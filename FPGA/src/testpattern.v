==> flow/design.v <==
module testpattern
(
	input              I_pxl_clk   , 
    input              I_rst_n     , 
    input      [2:0]   I_mode      , 
    input      [7:0]   I_single_r  ,
    input      [7:0]   I_single_g  ,
    input      [7:0]   I_single_b  ,
    input      [11:0]  I_h_total   , 
    input      [11:0]  I_h_sync    , 
    input      [11:0]  I_h_bporch  , 
    input      [11:0]  I_h_res     , 
    input      [11:0]  I_v_total   , 
    input      [11:0]  I_v_sync    , 
    input      [11:0]  I_v_bporch  , 
    input      [11:0]  I_v_res     , 
    input              I_hs_pol    , 
    input              I_vs_pol    , 
    output             O_de        ,   
    output reg         O_hs        , 
    output reg         O_vs        , 
    output     [7:0]   O_data_r    ,    
    output     [7:0]   O_data_g    ,
    output     [7:0]   O_data_b    
); 
localparam N = 5;  
localparam	WHITE	= {8'd255 , 8'd255 , 8'd255 }; 
localparam	YELLOW	= {8'd0   , 8'd255 , 8'd255 };
localparam	CYAN	= {8'd255 , 8'd255 , 8'd0   };
localparam	GREEN	= {8'd0   , 8'd255 , 8'd0   };
localparam	MAGENTA	= {8'd255 , 8'd0   , 8'd255 };
localparam	RED		= {8'd0   , 8'd0   , 8'd255 };
localparam	BLUE	= {8'd255 , 8'd0   , 8'd0   };
localparam	BLACK	= {8'd0   , 8'd0   , 8'd0   };
reg  [11:0]   V_cnt     ;
reg  [11:0]   H_cnt     ;
wire          Pout_de_w    ;                          
wire          Pout_hs_w    ;
wire          Pout_vs_w    ;
reg  [N-1:0]  Pout_de_dn   ;                          
reg  [N-1:0]  Pout_hs_dn   ;
reg  [N-1:0]  Pout_vs_dn   ;
wire 		  De_pos;
wire 		  De_neg;
wire 		  Vs_pos;
reg  [11:0]   De_vcnt     ;
reg  [11:0]   De_hcnt     ;
reg  [11:0]   De_hcnt_d1  ;
reg  [11:0]   De_hcnt_d2  ;
reg  [11:0]   Color_trig_num; 
reg           Color_trig    ;
reg  [3:0]    Color_cnt     ;
reg  [23:0]   Color_bar     ;
reg           Net_h_trig;
reg           Net_v_trig;
wire [1:0]    Net_pos   ;
reg  [23:0]   Net_grid  ;
reg  [23:0]   Gray;
reg  [23:0]   Gray_d1;
wire [23:0]   Single_color;
wire [23:0]   Data_sel;
reg  [23:0]   Data_tmp ;
always@(posedge I_pxl_clk or negedge I_rst_n)
begin
	if(!I_rst_n)
		V_cnt <= 12'd0;
	else     
		begin
			if((V_cnt >= (I_v_total-1'b1)) && (H_cnt >= (I_h_total-1'b1)))
				V_cnt <= 12'd0;
			else if(H_cnt >= (I_h_total-1'b1))
				V_cnt <=  V_cnt + 1'b1;
			else
				V_cnt <= V_cnt;
		end
end
always @(posedge I_pxl_clk or negedge I_rst_n)
begin
	if(!I_rst_n)
		H_cnt <=  12'd0; 
	else if(H_cnt >= (I_h_total-1'b1))
		H_cnt <=  12'd0 ; 
	else 
		H_cnt <=  H_cnt + 1'b1 ;           
end
assign  Pout_de_w = ((H_cnt>=(I_h_sync+I_h_bporch))&(H_cnt<=(I_h_sync+I_h_bporch+I_h_res-1'b1)))&
                    ((V_cnt>=(I_v_sync+I_v_bporch))&(V_cnt<=(I_v_sync+I_v_bporch+I_v_res-1'b1))) ;
assign  Pout_hs_w =  ~((H_cnt>=12'd0) & (H_cnt<=(I_h_sync-1'b1))) ;
assign  Pout_vs_w =  ~((V_cnt>=12'd0) & (V_cnt<=(I_v_sync-1'b1))) ;  
always@(posedge I_pxl_clk or negedge I_rst_n)
begin
	if(!I_rst_n)
		begin
			Pout_de_dn  <= {N{1'b0}};                          
			Pout_hs_dn  <= {N{1'b1}};
			Pout_vs_dn  <= {N{1'b1}}; 
		end
	else 
		begin
			Pout_de_dn  <= {Pout_de_dn[N-2:0],Pout_de_w};                          
			Pout_hs_dn  <= {Pout_hs_dn[N-2:0],Pout_hs_w};
			Pout_vs_dn  <= {Pout_vs_dn[N-2:0],Pout_vs_w}; 
		end
end
assign O_de = Pout_de_dn[4]; 
always@(posedge I_pxl_clk or negedge I_rst_n)
begin
	if(!I_rst_n)
		begin                        
			O_hs  <= 1'b1;
			O_vs  <= 1'b1; 
		end
	else 
		begin                         
			O_hs  <= I_hs_pol ? ~Pout_hs_dn[3] : Pout_hs_dn[3] ;
			O_vs  <= I_vs_pol ? ~Pout_vs_dn[3] : Pout_vs_dn[3] ;
		end
end
assign De_pos	= !Pout_de_dn[1] & Pout_de_dn[0];  
assign De_neg	= Pout_de_dn[1] && !Pout_de_dn[0]; 
assign Vs_pos	= !Pout_vs_dn[1] && Pout_vs_dn[0]; 
always @(posedge I_pxl_clk or negedge I_rst_n)
begin
	if(!I_rst_n)
		De_hcnt <= 12'd0;
	else if (De_pos == 1'b1)
		De_hcnt <= 12'd0;
	else if (Pout_de_dn[1] == 1'b1)
		De_hcnt <= De_hcnt + 1'b1;
	else
		De_hcnt <= De_hcnt;
end
always @(posedge I_pxl_clk or negedge I_rst_n)
begin
	if(!I_rst_n) 
		De_vcnt <= 12'd0;
	else if (Vs_pos == 1'b1)
		De_vcnt <= 12'd0;
	else if (De_neg == 1'b1)
		De_vcnt <= De_vcnt + 1'b1;
	else
		De_vcnt <= De_vcnt;
end
always @(posedge I_pxl_clk or negedge I_rst_n)
begin
	if(!I_rst_n)
		Color_trig_num <= 12'd0;
	else if (Pout_de_dn[1] == 1'b0)
		Color_trig_num <= I_h_res[11:3];  
	else if ((Color_trig == 1'b1) && (Pout_de_dn[1] == 1'b1))
		Color_trig_num <= Color_trig_num + I_h_res[11:3];
	else
		Color_trig_num <= Color_trig_num;
end
always @(posedge I_pxl_clk or negedge I_rst_n)
begin
	if(!I_rst_n)
		Color_trig <= 1'b0;
	else if (De_hcnt == (Color_trig_num-1'b1)) 
		Color_trig <= 1'b1;
	else
		Color_trig <= 1'b0;
end
always @(posedge I_pxl_clk or negedge I_rst_n)
begin
	if(!I_rst_n)
		Color_cnt <= 3'd0;
	else if (Pout_de_dn[1] == 1'b0)
		Color_cnt <= 3'd0;
	else if ((Color_trig == 1'b1) && (Pout_de_dn[1] == 1'b1))
		Color_cnt <= Color_cnt + 1'b1;
	else
		Color_cnt <= Color_cnt;
end
always @(posedge I_pxl_clk or negedge I_rst_n)
begin
	if(!I_rst_n)
		Color_bar <= 24'd0;
	else if(Pout_de_dn[2] == 1'b1)
		case(Color_cnt)
			3'd0	:	Color_bar	<=	WHITE  ;
			3'd1	:	Color_bar	<=	YELLOW ;
			3'd2	:	Color_bar	<=	CYAN   ;
			3'd3	:	Color_bar	<=	GREEN  ;
			3'd4	:	Color_bar	<=	MAGENTA;
			3'd5	:	Color_bar	<=	RED    ;
			3'd6	:	Color_bar	<=	BLUE   ;
			3'd7	:	Color_bar	<=	BLACK  ;
			default	:	Color_bar	<=	BLACK  ;
		endcase
	else
		Color_bar	<=	BLACK  ;
end
always @(posedge I_pxl_clk or negedge I_rst_n)
begin
	if(!I_rst_n)
		Net_h_trig <= 1'b0;
	else if (((De_hcnt[4:0] == 5'd0) || (De_hcnt == (I_h_res-1'b1))) && (Pout_de_dn[1] == 1'b1))
		Net_h_trig <= 1'b1;
	else
		Net_h_trig <= 1'b0;
end
always @(posedge I_pxl_clk or negedge I_rst_n)
begin
	if(!I_rst_n)
		Net_v_trig <= 1'b0;
	else if (((De_vcnt[4:0] == 5'd0) || (De_vcnt == (I_v_res-1'b1))) && (Pout_de_dn[1] == 1'b1))
		Net_v_trig <= 1'b1;
	else
		Net_v_trig <= 1'b0;
end
assign Net_pos = {Net_v_trig,Net_h_trig};
always @(posedge I_pxl_clk or negedge I_rst_n)
begin
	if(!I_rst_n)
		Net_grid <= 24'd0;
	else if(Pout_de_dn[2] == 1'b1)
		case(Net_pos)
			2'b00	:	Net_grid	<=	BLACK  ;
			2'b01	:	Net_grid	<=	RED    ;
			2'b10	:	Net_grid	<=	RED    ;
			2'b11	:	Net_grid	<=	RED    ;
			default	:	Net_grid	<=	BLACK  ;
		endcase
	else
		Net_grid	<=	BLACK  ;
end
always @(posedge I_pxl_clk or negedge I_rst_n)
begin
	if(!I_rst_n)
		Gray <= 24'd0;
	else
		Gray <= {De_hcnt[7:0],De_hcnt[7:0],De_hcnt[7:0]};
end
always @(posedge I_pxl_clk or negedge I_rst_n)
begin
	if(!I_rst_n)
		Gray_d1 <= 24'd0;
	else
		Gray_d1 <= Gray;
end
assign Single_color = {I_single_b,I_single_g,I_single_r};
assign Data_sel = (I_mode[2:0] == 3'b000) ? Color_bar		: 
                  (I_mode[2:0] == 3'b001) ? Single_color	: 
                  (I_mode[2:0] == 3'b010) ? Gray_d1    		: 
				  (I_mode[2:0] == 3'b011) ? Net_grid    	: BLUE;
always @(posedge I_pxl_clk or negedge I_rst_n)
begin
	if(!I_rst_n) 
		Data_tmp <= 24'd0;
	else
		Data_tmp <= Data_sel;
end
assign O_data_r = Data_tmp[ 7: 0];
assign O_data_g = Data_tmp[15: 8];
assign O_data_b = Data_tmp[23:16];
endmodule       
* From RTL to reports: testpattern
Tool output for the design above, in the order of the flow.
Lines are those of the file above, counted from 1.
Not given: n/a
- Design top :: testpattern
- Clock input :: I_pxl_clk
- Cell library :: sky130hd
- Library corner :: tt_025C_1v80

* Word-level counts
Yosys after proc, flatten, opt, wreduce and memory -nomap, before mapping. Memory bits, and registers merged into a memory's read port (data or address), are not among the register bits. Print and check cells are not counted. Equal cells are merged and count once.
Memory sizes are those after Yosys's memory passes, which may raise the word count (mostly to a power of two), join words into wider ones and drop unused or constant bits.
- Latch bits :: 0
- ROM bits :: 192
- Word width x clocked read ports :: 0
- Bits in writable memories :: 0
- Memories :: 1
- Elaborated cells :: 112
- Input port bits :: 127
- Flip-flop bits (word level) :: 202
** Memories
- (name not given) :: depth 8, bits a word 24, read ports 1, write ports 0, line 180 : case(Color_cnt)
- Divide/modulo/power cells :: 0
- Magnitude comparators :: 10
- Bitwise logic cells :: 10
- Eq/ne operators :: 10
- Shift operators :: 0
- Multiplexer cells :: 24
- Multipliers :: 0
- Add/sub/neg operators :: 19
- Reduce/logical cells :: 19
** Operators by type and width (number)
- 24-bit two-way mux :: 7
- 12-bit by 1-bit subtractor with 12-bit output (second input constant) :: 9
- 12-bit two-way mux :: 9
- 12-bit by 1-bit adder with 12-bit output (second input constant) :: 4
- 12-bit adder :: 4
- 12-bit greater-or-equal comparator :: 4
- 12-bit less-or-equal comparator :: 4
- 24-bit case mux with 2-bit select :: 1
- 12-bit == test :: 3
- 12-bit by 1-bit greater-or-equal comparator with 1-bit output (second input constant) :: 2
- 12-bit by 9-bit adder with 12-bit output :: 1
- 5-bit logical NOT :: 2
- 4-bit two-way mux :: 2
- 1-bit bitwise AND :: 6
- 1-bit logical AND :: 6
- 2-bit nonzero test :: 3
- 3-bit by 2-bit == test with 1-bit output (second input constant) :: 2
- 1-bit two-way mux :: 5
- 1-bit NOT :: 4
- 2-bit == test (second input constant) :: 2
- 4-bit by 1-bit adder with 4-bit output (second input constant) :: 1
- 1-bit logical NOT :: 3
- 3-bit by 1-bit == test with 1-bit output (second input constant) :: 1
- 3-bit logical NOT :: 1
- 3-bit OR reduction :: 1
- 1-bit logical OR :: 2
- 2-bit by 1-bit == test with 1-bit output (second input constant) :: 1
- 2-bit by 1-bit != test with 1-bit output (second input constant) :: 1
- 2-bit logical NOT :: 1

* Longest topological paths
Depth = most cells in a row (Yosys ltp): at word level without a register or memory, in the mapped netlist without a sequential cell, where the memories' decode and read muxes count.
- Word-level depth :: 6
- ABC_AREA :: 1
- Mapped depth :: 35
- Gate-level depth less buffers :: 35

* Synthesis result
The flow's flattened synthesis, as Yosys stat reports it; memories are mapped. The netlist is that of the ABC_AREA named above (0 if unset); the other value can give another one.
Totals and module areas in this step are rounded.
** Cells by type (number)
- sky130_fd_sc_hd__dfrtp_1 :: 116
- sky130_fd_sc_hd__ha_1 :: 163
- sky130_fd_sc_hd__nand2_1 :: 313
- sky130_fd_sc_hd__inv_1 :: 223
- sky130_fd_sc_hd__xor2_1 :: 93
- sky130_fd_sc_hd__nand3_1 :: 129
- sky130_fd_sc_hd__nor2_1 :: 123
- sky130_fd_sc_hd__a21oi_1 :: 92
- sky130_fd_sc_hd__xnor2_1 :: 47
- sky130_fd_sc_hd__o21ai_0 :: 67
- sky130_fd_sc_hd__dfstp_2 :: 10
- sky130_fd_sc_hd__nand4_1 :: 37
- sky130_fd_sc_hd__nor3_1 :: 33
- sky130_fd_sc_hd__o2111ai_1 :: 13
- sky130_fd_sc_hd__fa_1 :: 5
- sky130_fd_sc_hd__a31oi_1 :: 12
- sky130_fd_sc_hd__nor4_1 :: 12
- sky130_fd_sc_hd__o221ai_1 :: 8
Other cell types: 33; their cells: 91.
- Mapped area :: 11900 sq um
- Area of sequential cells :: 3170 sq um
- Cells in the netlist :: 1587
- Mapped flip-flops :: 126

* Timing after synthesis
Path of least setup slack by OpenSTA after synthesis, without wires, with an ideal clock, recovery checks aside; 20% of the period is set as input and as output delay. Where synthesis merged equal registers, the netlist keeps one of their names.
- Path type :: input-to-reg
- From :: input I_v_sync[0]
- To :: register Pout_de_dn[0]
- Clock period :: 6.32 ns
- Setup slack :: 1.349 ns
- Input delay :: 1.264 ns
- Path buffers :: 0
- Setup time :: 0.117 ns
- Path delay :: 3.707 ns
- Driving pins on the path :: 34
- Arrival :: 4.854 ns
- Synthesis period reached :: 4.971 ns
"path delay" is the arrival time less input delay plus setup time.
"driving pins on the path": output pins that drive a net of the path, with the launching flip-flop's if there is one; two outputs of one cell count as two.
"synthesis period reached" is the clock period less the worst setup slack; recovery checks do not enter. This is arithmetic on one report: input and output delays are still those of the set period (20% each).
The rows between start and end are the longest chain of elaborated cells between them; the timing report does not say that the signal goes this way. Where chains are equally long, one stands for them.
A line is the first line of the expression or statement that the cell stems from. Yosys adds cells for indexed reads and writes and turns some case tables into memories.
- Path through :: sky130_fd_sc_hd__ha_1 sky130_fd_sc_hd__fa_1 sky130_fd_sc_hd__nand2_1 sky130_fd_sc_hd__nand3_1 sky130_fd_sc_hd__nand2_1 sky130_fd_sc_hd__nand2_1 sky130_fd_sc_hd__nand2_1 sky130_fd_sc_hd__nand2_1 sky130_fd_sc_hd__a21oi_1 sky130_fd_sc_hd__xor2_1 sky130_fd_sc_hd__ha_1 sky130_fd_sc_hd__inv_1 sky130_fd_sc_hd__ha_1 sky130_fd_sc_hd__inv_1 sky130_fd_sc_hd__nor4_1 sky130_fd_sc_hd__nand2_1 sky130_fd_sc_hd__o311ai_0 sky130_fd_sc_hd__a31oi_1 sky130_fd_sc_hd__inv_1 sky130_fd_sc_hd__nand2_1 sky130_fd_sc_hd__nand2_1 sky130_fd_sc_hd__inv_1 sky130_fd_sc_hd__ha_1 sky130_fd_sc_hd__nand2_1 sky130_fd_sc_hd__inv_1 sky130_fd_sc_hd__nand3_1 sky130_fd_sc_hd__nor3_1 sky130_fd_sc_hd__nand2_1 sky130_fd_sc_hd__o2111ai_1 sky130_fd_sc_hd__o21ai_0 sky130_fd_sc_hd__nand2_1 sky130_fd_sc_hd__inv_1 sky130_fd_sc_hd__nand2_1 sky130_fd_sc_hd__nor2_1
- Cells in the longest elaborated chain :: 6
** RTL lines, path post-synthesis
- start: declaration :: line 14 : input      [11:0]  I_v_sync    ,
- 12-bit adder x2 :: line 87 : ((V_cnt>=(I_v_sync+I_v_bporch))&(V_cnt<=(I_v_sync+I_v_bporch+I_v_res-1'b1))) ;
- 12-bit by 1-bit subtractor with 12-bit output :: line 87
- 12-bit less-or-equal comparator :: line 87
- 1-bit bitwise AND :: line 87
- 1-bit bitwise AND :: line 86 : assign  Pout_de_w = ((H_cnt>=(I_h_sync+I_h_bporch))&(H_cnt<=(I_h_sync+I_h_bporch+I_h_res-1'b1)))&
- end: assignment :: line 94 : Pout_de_dn <= {N{1'b0}};
- end: assignment :: line 100 : Pout_de_dn <= {Pout_de_dn[N-2:0],Pout_de_w};
- end: declaration :: line 40 : reg  [N-1:0]  Pout_de_dn   ;

* Worst path after layout
Path of least setup slack in the final report of flow run B (OpenROAD, finished layout, wires in). Where an end is a register, its clock arrival counts in the times.
- Path type :: input-to-reg
- From :: input I_h_sync[0]
- To :: register Pout_de_dn[0]
- Driving pins on the path :: 30
- Clock period :: 5.74 ns
- Setup time :: 0.06 ns
- Arrival :: 5.95 ns
- Input delay :: 1.15 ns
- Path buffers :: 1
- Setup slack :: 0.17 ns
The rows between start and end are the longest chain of elaborated cells between them; the timing report does not say that the signal goes this way. Where chains are equally long, one stands for them.
- Path through :: sky130_fd_sc_hd__clkdlybuf4s50_1 sky130_fd_sc_hd__ha_1 sky130_fd_sc_hd__fa_2 sky130_fd_sc_hd__nand3_1 sky130_fd_sc_hd__nand3_1 sky130_fd_sc_hd__nand2_1 sky130_fd_sc_hd__nand2_1 sky130_fd_sc_hd__nand2_1 sky130_fd_sc_hd__nand2_1 sky130_fd_sc_hd__a21oi_1 sky130_fd_sc_hd__xor2_1 sky130_fd_sc_hd__ha_1 sky130_fd_sc_hd__inv_1 sky130_fd_sc_hd__ha_1 sky130_fd_sc_hd__nand2_1 sky130_fd_sc_hd__nor2_1 sky130_fd_sc_hd__nand2_1 sky130_fd_sc_hd__o211ai_1 sky130_fd_sc_hd__a31oi_1 sky130_fd_sc_hd__nand3b_1 sky130_fd_sc_hd__nand2_1 sky130_fd_sc_hd__ha_1 sky130_fd_sc_hd__nand4_1 sky130_fd_sc_hd__nor4_1 sky130_fd_sc_hd__nand2_1 sky130_fd_sc_hd__o21ai_0 sky130_fd_sc_hd__nand2_1 sky130_fd_sc_hd__inv_1 sky130_fd_sc_hd__nand2_1 sky130_fd_sc_hd__nor2_1
- Cells in the longest elaborated chain :: 6
** RTL lines, path post-layout
- start: declaration :: line 10 : input      [11:0]  I_h_sync    ,
- 12-bit adder x2 :: line 86 : assign  Pout_de_w = ((H_cnt>=(I_h_sync+I_h_bporch))&(H_cnt<=(I_h_sync+I_h_bporch+I_h_res-1'b1)))&
- 12-bit by 1-bit subtractor with 12-bit output :: line 86
- 12-bit less-or-equal comparator :: line 86
- 1-bit bitwise AND x2 :: line 86
- end: assignment :: line 94 : Pout_de_dn <= {N{1'b0}};
- end: assignment :: line 100 : Pout_de_dn <= {Pout_de_dn[N-2:0],Pout_de_w};
- end: declaration :: line 40 : reg  [N-1:0]  Pout_de_dn   ;

Subject: flow runs of testpattern

Hi,

Top module testpattern; platform sky130hd; tools Yosys and OpenROAD; 2 stored runs in no particular order. Input and output delays are each 20% of the period that was set; the output load is 0.01 pF.
"achieved period" = clock period - worst setup slack. The figure is calculated, with input and output delays left at 20% of the set period.
By "total power after layout" is meant OpenSTA's value without simulated activity: inputs other than the clock are taken to toggle once in ten clock periods, and the tool carries that through the logic.
Values from the reports are rounded here.

* Flow run A
** Files
==> flow/run.sh <==
#!/bin/bash
# the make line also repeats the synthesis and layout settings of config.mk as NAME=value (left out here)
make -C /OpenROAD-flow-scripts/flow DESIGN_CONFIG=/design/flow/config.mk WORK_HOME=/design/flow/orfs CLKGATE_MAP_FILE= finish
==> flow/config.mk <==
export PLATFORM = sky130hd
export DESIGN_NAME = testpattern
export DESIGN_NICKNAME = testpattern
export VERILOG_FILES = /design/flow/design.v
export SDC_FILE = /design/flow/constraint.sdc
export NUM_CORES = 4
export LEC_CHECK = 0
export ABC_AREA = 1
export CAP_MARGIN = 20
export CELL_PAD_IN_SITES_GLOBAL_PLACEMENT = 1
export CORE_MARGIN = 2
export CORE_UTILIZATION = 69
export CTS_CLUSTER_DIAMETER = 172
export HOLD_SLACK_MARGIN = -0.1
export MAX_ROUTING_LAYER = met5
export MIN_ROUTING_LAYER = met1
export PLACE_DENSITY_LB_ADDON = 0.26
export SETUP_SLACK_MARGIN = 0.98
export SLEW_MARGIN = 15
export TNS_END_PERCENT = 20
==> flow/constraint.sdc <==
create_clock -name core_clock -period 3.36 [get_ports {I_pxl_clk}]
set_input_delay 0.6720 -clock core_clock [delete_from_list [all_inputs] [get_ports {I_pxl_clk}]]
set_output_delay 0.6720 -clock core_clock [all_outputs]
set_load 0.01 [all_outputs]
** Results
No final report: placement broke off with FLW-0024.

* Flow run B
** Files
==> flow/run.sh <==
#!/bin/bash
# the make line also repeats the synthesis and layout settings of config.mk as NAME=value (left out here)
make -C /OpenROAD-flow-scripts/flow DESIGN_CONFIG=/design/flow/config.mk WORK_HOME=/design/flow/orfs CLKGATE_MAP_FILE= finish
==> flow/config.mk <==
export PLATFORM = sky130hd
export DESIGN_NAME = testpattern
export DESIGN_NICKNAME = testpattern
export VERILOG_FILES = /design/flow/design.v
export SDC_FILE = /design/flow/constraint.sdc
export NUM_CORES = 4
export LEC_CHECK = 0
export ABC_AREA = 1
export CAP_MARGIN = 20
export CORE_MARGIN = 2
export CORE_UTILIZATION = 72
export CTS_CLUSTER_DIAMETER = 162
export CTS_CLUSTER_SIZE = 83
export MAX_ROUTING_LAYER = met4
export PLACE_DENSITY_LB_ADDON = 0.12
export SLEW_MARGIN = 20
export TNS_END_PERCENT = 45
==> flow/constraint.sdc <==
create_clock -name core_clock -period 5.74 [get_ports {I_pxl_clk}]
set_input_delay 1.1480 -clock core_clock [delete_from_list [all_inputs] [get_ports {I_pxl_clk}]]
set_output_delay 1.1480 -clock core_clock [all_outputs]
set_load 0.01 [all_outputs]
** Results
- Worst setup slack after layout :: 0.173 ns
- Setup total negative slack :: 0.000 ns
- Achieved period :: 5.567 ns
- Overall die area :: 17500 sq um
- Standard-cell area of the final layout :: 14300 sq um
- Cell area after synthesis :: 11900 sq um
- Total power after layout :: 4600 µW

Regards
