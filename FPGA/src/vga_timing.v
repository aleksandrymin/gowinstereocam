==> flow/design.v <==
module vga_timing(
	input                 clk,            
	input                 rst,            
	output                hs,             
	output                vs,             
	output                de,             
	output reg [9:0] active_x,               
	output reg [9:0] active_y              
	);
parameter H_ACTIVE = 16'd1280;            
parameter H_FP = 16'd110;                 
parameter H_SYNC = 16'd40;                
parameter H_BP = 16'd220;                 
parameter V_ACTIVE = 16'd720;             
parameter V_FP  = 16'd5;                  
parameter V_SYNC  = 16'd5;                
parameter V_BP  = 16'd20;                 
parameter HS_POL = 1'b1;                  
parameter VS_POL = 1'b1;                  
parameter H_TOTAL = H_ACTIVE + H_FP + H_SYNC + H_BP; 
parameter V_TOTAL = V_ACTIVE + V_FP + V_SYNC + V_BP; 
reg hs_reg;                       
reg vs_reg;                       
reg[11:0] h_cnt;                  
reg[11:0] v_cnt;                  
reg h_active;                     
reg v_active;                     
assign hs = hs_reg;
assign vs = vs_reg;
assign de = h_active & v_active;
always@(posedge clk or posedge rst)
begin
	if(rst == 1'b1)
		h_cnt <= 12'd0;
	else if(h_cnt == H_TOTAL - 1) 
		h_cnt <= 12'd0;
	else
		h_cnt <= h_cnt + 12'd1;
end
always@(posedge clk)
begin
	if(h_cnt >= H_FP + H_SYNC + H_BP) 
		active_x <= h_cnt - (H_FP[11:0] + H_SYNC[11:0] + H_BP[11:0]);
	else
		active_x <= active_x;
end
always@(posedge clk)
begin	
	if(v_cnt >= V_FP + V_SYNC + V_BP) 
		active_y <= v_cnt - (V_FP[11:0] + V_SYNC[11:0] + V_BP[11:0]);
	else
		active_y <= active_y;
end
always@(posedge clk or posedge rst)
begin
	if(rst == 1'b1)
		v_cnt <= 12'd0;
	else if(h_cnt == H_FP  - 1) 
		if(v_cnt == V_TOTAL - 1) 
			v_cnt <= 12'd0;
		else
			v_cnt <= v_cnt + 12'd1;
	else
		v_cnt <= v_cnt;
end
always@(posedge clk or posedge rst)
begin
	if(rst == 1'b1)
		hs_reg <= 1'b0;
	else if(h_cnt == H_FP - 1) 
		hs_reg <= HS_POL;
	else if(h_cnt == H_FP + H_SYNC - 1) 
		hs_reg <= ~hs_reg;
	else
		hs_reg <= hs_reg;
end
always@(posedge clk or posedge rst)
begin
	if(rst == 1'b1)
		h_active <= 1'b0;
	else if(h_cnt == H_FP + H_SYNC + H_BP - 1) 
		h_active <= 1'b1;
	else if(h_cnt == H_TOTAL - 1) 
		h_active <= 1'b0;
	else
		h_active <= h_active;
end
always@(posedge clk or posedge rst)
begin
	if(rst == 1'b1)
		vs_reg <= 1'd0;
	else if((v_cnt == V_FP - 1) && (h_cnt == H_FP - 1)) 
		vs_reg <= HS_POL;
	else if((v_cnt == V_FP + V_SYNC - 1) && (h_cnt == H_FP - 1)) 
		vs_reg <= ~vs_reg;  
	else
		vs_reg <= vs_reg;
end
always@(posedge clk or posedge rst)
begin
	if(rst == 1'b1)
		v_active <= 1'd0;
	else if((v_cnt == V_FP + V_SYNC + V_BP - 1) && (h_cnt == H_FP - 1)) 
		v_active <= 1'b1;
	else if((v_cnt == V_TOTAL - 1) && (h_cnt == H_FP - 1))  
		v_active <= 1'b0;   
	else
		v_active <= v_active;
end
endmodule 
Tool chain data of vga_timing
Tool output for the design above, in the order of the flow.
Lines are those of the file above, counted from 1.
Operators carry their Yosys type and port widths (W data, S select, Z words).
Library cell names are shortened.
{ "design": {"design": "vga_timing", "clk_port": "clk", "lib": "sky130hd", "lib_corner": "tt_025C_1v80"} }

Elaborated design
Source: Yosys, flattened and elaborated, memories not mapped. Widths are those after wreduce. Registers that Yosys merges into a memory's read port (data or address) are not register bits. Print and check cells do not count. Equal cells are merged and count once.
{ "word_totals": {"word_cells": 43, "out_inout_bits": 23, "regBits": 48, "in_bits": 2} }
{ "classes": {"bitwise": 3, "n_eq": 8, "reduce_and_logical": 8, "compare": 2, "muxes": 10, "add_sub_neg": 4} }
{ "ops": {"columns": ["cell", "count"], "rows": [
  ["$add A12 B1 Y12 const B", 2],
  ["$mux W12", 2],
  ["$eq A12 B10 Y1 const B", 1],
  ["$eq A12 B11 Y1 const B", 1],
  ["$eq A12 B3 Y1 const B", 1],
  ["$eq A12 B4 Y1 const B", 1],
  ["$ge A12 B5 Y1 const B", 1],
  ["$eq A12 B5 Y1 const B", 1],
  ["$eq A12 B7 Y1 const B", 1],
  ["$eq A12 B8 Y1 const B", 1],
  ["$ge A12 B9 Y1 const B", 1],
  ["$eq A12 B9 Y1 const B", 1],
  ["$sub A10 B5 Y10 const B", 1],
  ["$sub A10 B9 Y10 const B", 1],
  ["$reduce_bool A2 Y1", 4],
  ["$mux W1", 8],
  ["$logic_and A1 B1 Y1", 4],
  ["$not A1 Y1", 2],
  ["$and A1 B1 Y1", 1]
]} }

Longest topological paths
Longest topological path by Yosys (ltp), each cell counted once; first at word level (registers and memories cut), then after technology mapping (sequential cells cut; the memories' decode and read muxes count).
{ "depth": {"word_depth": 4, "abc_area": 0, "ltp_mapped": 7, "ltp_nobuf": 6} }

Synthesis result
Yosys stat after the flow's synthesis: flattened, memories mapped to cells. It holds for the ABC_AREA given above (unset counts as 0); a run with the other value may have another netlist.
Totals and module areas in this step are rounded.
{ "by_type": {"columns": ["cell_type", "count", "area_total_um2"], "rows": [
  ["dfrtp_1", 28, 700.672],
  ["edfxtp_1", 20, 600.576],
  ["ha_1", 10, 125.12],
  ["xor2_1", 14, 122.618],
  ["xnor2_1", 12, 105.101],
  ["nand2_1", 19, 71.318],
  ["nor2_1", 17, 63.811],
  ["nand3_1", 10, 50.048],
  ["inv_1", 13, 48.797],
  ["buf_2", 8, 40.038],
  ["and3_1", 5, 31.28],
  ["nand4_1", 5, 31.28],
  ["nor3_1", 6, 30.029],
  ["o31ai_1", 4, 30.029],
  ["a21oi_1", 5, 25.024],
  ["nor4_2", 2, 25.024],
  ["o21ai_1", 5, 25.024],
  ["mux2_2", 2, 22.522]
]} }
Other cell types: 31; their cells: 48.
{ "synth_totals": {"area_um2": 2514, "buf_cells": 14, "cell_count": 233, "sequential_area_um2": 1301, "ff_cells": 48} }

Worst setup path after synthesis
Path of least setup slack by OpenSTA after synthesis, without wires, with an ideal clock, recovery checks aside; 20% of the period is set as input and as output delay. Where synthesis merged equal registers, the netlist keeps one of their names.
{ "synth_timing": {"path_type": "reg2reg", "from": "register v_cnt[9]", "to": "register active_y[0]", "required_time_ns": 2.022, "n_path_buf": 1, "launch_ns": 0.000, "path_stages": 5, "tclk_ns": 2.34, "setup_slack_ns": 0.560, "delay_ns": 1.779, "setup_time_ns": 0.318, "arrival_ns": 1.461, "period_less_setup_slack_ns": 1.78} }
"delay_ns" is the arrival time less input delay plus setup time.
"path_stages" counts driving pins, that of a launching flip-flop among them; a cell with two outputs on the path counts twice.
"period_less_setup_slack_ns" = period - worst setup slack (recovery checks aside). The figure is calculated, with input and output delays left at 20% of the set period.
The rows between start and end are the longest chain of elaborated cells between them; the timing report does not say that the signal goes this way. Where chains are equally long, one stands for them.
A line is the first line of the expression or statement that the cell stems from. Yosys adds cells for indexed reads and writes and turns some case tables into memories.
At most two assigning lines are given for a register; there are more.
{ "synth_via": {"cell_sequence": "dfrtp_1 -> buf_6 -> or4_4 -> nor4_2 -> nand2_1", "elab_chain_len": 1, "cone_cells": 1, "lines_between": 1, "classes_between": "compare (1)"} }
{ "synth_lines": {"columns": ["item", "line_no", "rtl"], "rows": [
  ["from (decl)", 25, "reg[11:0] v_cnt;"],
  ["from (assign)", 62, "v_cnt <= v_cnt + 12'd1;"],
  ["from (assign)", 64, "v_cnt <= v_cnt;"],
  ["$ge A12 B5 Y1", 49, "if(v_cnt >= V_FP + V_SYNC + V_BP)"],
  ["to (assign)", 50, "active_y <= v_cnt - (V_FP[11:0] + V_SYNC[11:0] + V_BP[11:0]);"],
  ["to (assign)", 52, "active_y <= active_y;"],
  ["to (decl)", 8, "output reg [9:0] active_y"]
]} }

Path in the finished layout
Path of least setup slack in the final report of record 1 (OpenROAD, finished layout, wires in). Where an end is a register, its clock arrival counts in the times.
{ "layout_timing": {"path_type": "reg2reg", "from": "register v_cnt[1]", "to": "register v_cnt[4]", "path_stages": 7, "setup_slack_ns": 0.14, "launch_ns": 0.30, "required_time_ns": 2.12, "tclk_ns": 1.93, "n_path_buf": 0, "setup_time_ns": 0.11, "arrival_ns": 1.98} }
The rows between start and end are the longest chain of elaborated cells between them; the timing report does not say that the signal goes this way. Where chains are equally long, one stands for them.
At most two assigning lines are given for a register; there are more.
{ "layout_via": {"cell_sequence": "dfrtp_2 -> inv_1 -> ha_1 -> nand4_1 -> nor3_2 -> nor4b_2 -> mux2_2", "elab_chain_len": 2, "cone_cells": 3, "classes_between": "add/sub (1); eq/ne (1); mux (1)"} }
{ "layout_lines": {"columns": ["item", "line_no", "rtl"], "rows": [
  ["from (decl)", 25, "reg[11:0] v_cnt;"],
  ["from (assign)", 62, "v_cnt <= v_cnt + 12'd1;"],
  ["from (assign)", 64, "v_cnt <= v_cnt;"],
  ["$add A12 B1 Y12", 62, null],
  ["$mux W12", 59, "if(v_cnt == V_TOTAL - 1)"],
  ["to (assign)", 62, null],
  ["to (assign)", 64, null],
  ["to (decl)", 25, null]
]} }

Stored flow runs of vga_timing (2 of them; Yosys, OpenROAD, sky130hd). They differ in their settings and are not a sequence. Constraints: input delay and output delay 20% of the set period each, output load 0.01 pF.
"clock_period_reached_ns": clock period set for the run, less the worst setup slack. It is reckoned from that one timing run; input and output delays stay at 20% of the period that was set.
"critical_path_time_ns": the worst setup path's part of the clock period (all of it between registers, 20% less for each end at a port) less its slack. A launch clock that arrives late makes it longer, a capture clock that arrives late makes it shorter.
"power.total_uw" is the tool's figure for a default switching activity; nothing was simulated.
Measured values are rounded.

Record 1
==> flow/run.sh <==
#!/bin/bash
# the make line also repeats the synthesis and layout settings of config.mk as NAME=value (left out here)
make -C /OpenROAD-flow-scripts/flow DESIGN_CONFIG=/design/flow/config.mk WORK_HOME=/design/flow/orfs CLKGATE_MAP_FILE= finish
==> flow/config.mk <==
export PLATFORM = sky130hd
export DESIGN_NAME = vga_timing
export DESIGN_NICKNAME = vga_timing
export VERILOG_FILES = /design/flow/design.v
export SDC_FILE = /design/flow/constraint.sdc
export NUM_CORES = 4
export LEC_CHECK = 0
export CAP_MARGIN = 20
export CELL_PAD_IN_SITES_GLOBAL_PLACEMENT = 2
export CORE_ASPECT_RATIO = 1.67
export CORE_MARGIN = 2
export CORE_UTILIZATION = 52
export CTS_CLUSTER_SIZE = 75
export PLACE_DENSITY_LB_ADDON = 0.18
export SLEW_MARGIN = 20
==> flow/constraint.sdc <==
create_clock -name core_clock -period 1.93 [get_ports {clk}]
set_input_delay 0.3860 -clock core_clock [delete_from_list [all_inputs] [get_ports {clk}]]
set_output_delay 0.3860 -clock core_clock [all_outputs]
set_load 0.01 [all_outputs]

==> results of record 1, as JSON <==
{
  "timing.setup.tns_ns": 0.000,
  "finish.stdcell_area_um2": 3065,
  "die_um2": 5425,
  "synth_area_um2": 2514,
  "util_pct": 66.0,
  "setup_ws_ns": 0.144,
  "critical_path_time_ns": 1.79,
  "critical_path_kind": "reg2reg",
  "clock_period_reached_ns": 1.786,
  "power.total_uw": 1652
}

Record 2
==> flow/run.sh <==
#!/bin/bash
# the make line also repeats the synthesis and layout settings of config.mk as NAME=value (left out here)
make -C /OpenROAD-flow-scripts/flow DESIGN_CONFIG=/design/flow/config.mk WORK_HOME=/design/flow/orfs CLKGATE_MAP_FILE= finish
==> flow/config.mk <==
export PLATFORM = sky130hd
export DESIGN_NAME = vga_timing
export DESIGN_NICKNAME = vga_timing
export VERILOG_FILES = /design/flow/design.v
export SDC_FILE = /design/flow/constraint.sdc
export NUM_CORES = 4
export LEC_CHECK = 0
export CAP_MARGIN = 20
export CORE_MARGIN = 2
export CORE_UTILIZATION = 28
export CTS_CLUSTER_DIAMETER = 142
export CTS_CLUSTER_SIZE = 51
export GPL_TIMING_DRIVEN = 0
export MIN_ROUTING_LAYER = met2
export SLEW_MARGIN = 20
==> flow/constraint.sdc <==
create_clock -name core_clock -period 1.48 [get_ports {clk}]
set_input_delay 0.2960 -clock core_clock [delete_from_list [all_inputs] [get_ports {clk}]]
set_output_delay 0.2960 -clock core_clock [all_outputs]
set_load 0.01 [all_outputs]

==> results of record 2, as JSON <==
{
  "util_pct": 41.7,
  "finish.stdcell_area_um2": 3637,
  "synth_area_um2": 2514,
  "die_um2": 9752,
  "critical_path_time_ns": 1.83,
  "critical_path_kind": "reg2reg",
  "clock_period_reached_ns": 1.830,
  "timing.setup.tns_ns": -9.303,
  "setup_ws_ns": -0.350,
  "power.total_uw": 2425
}
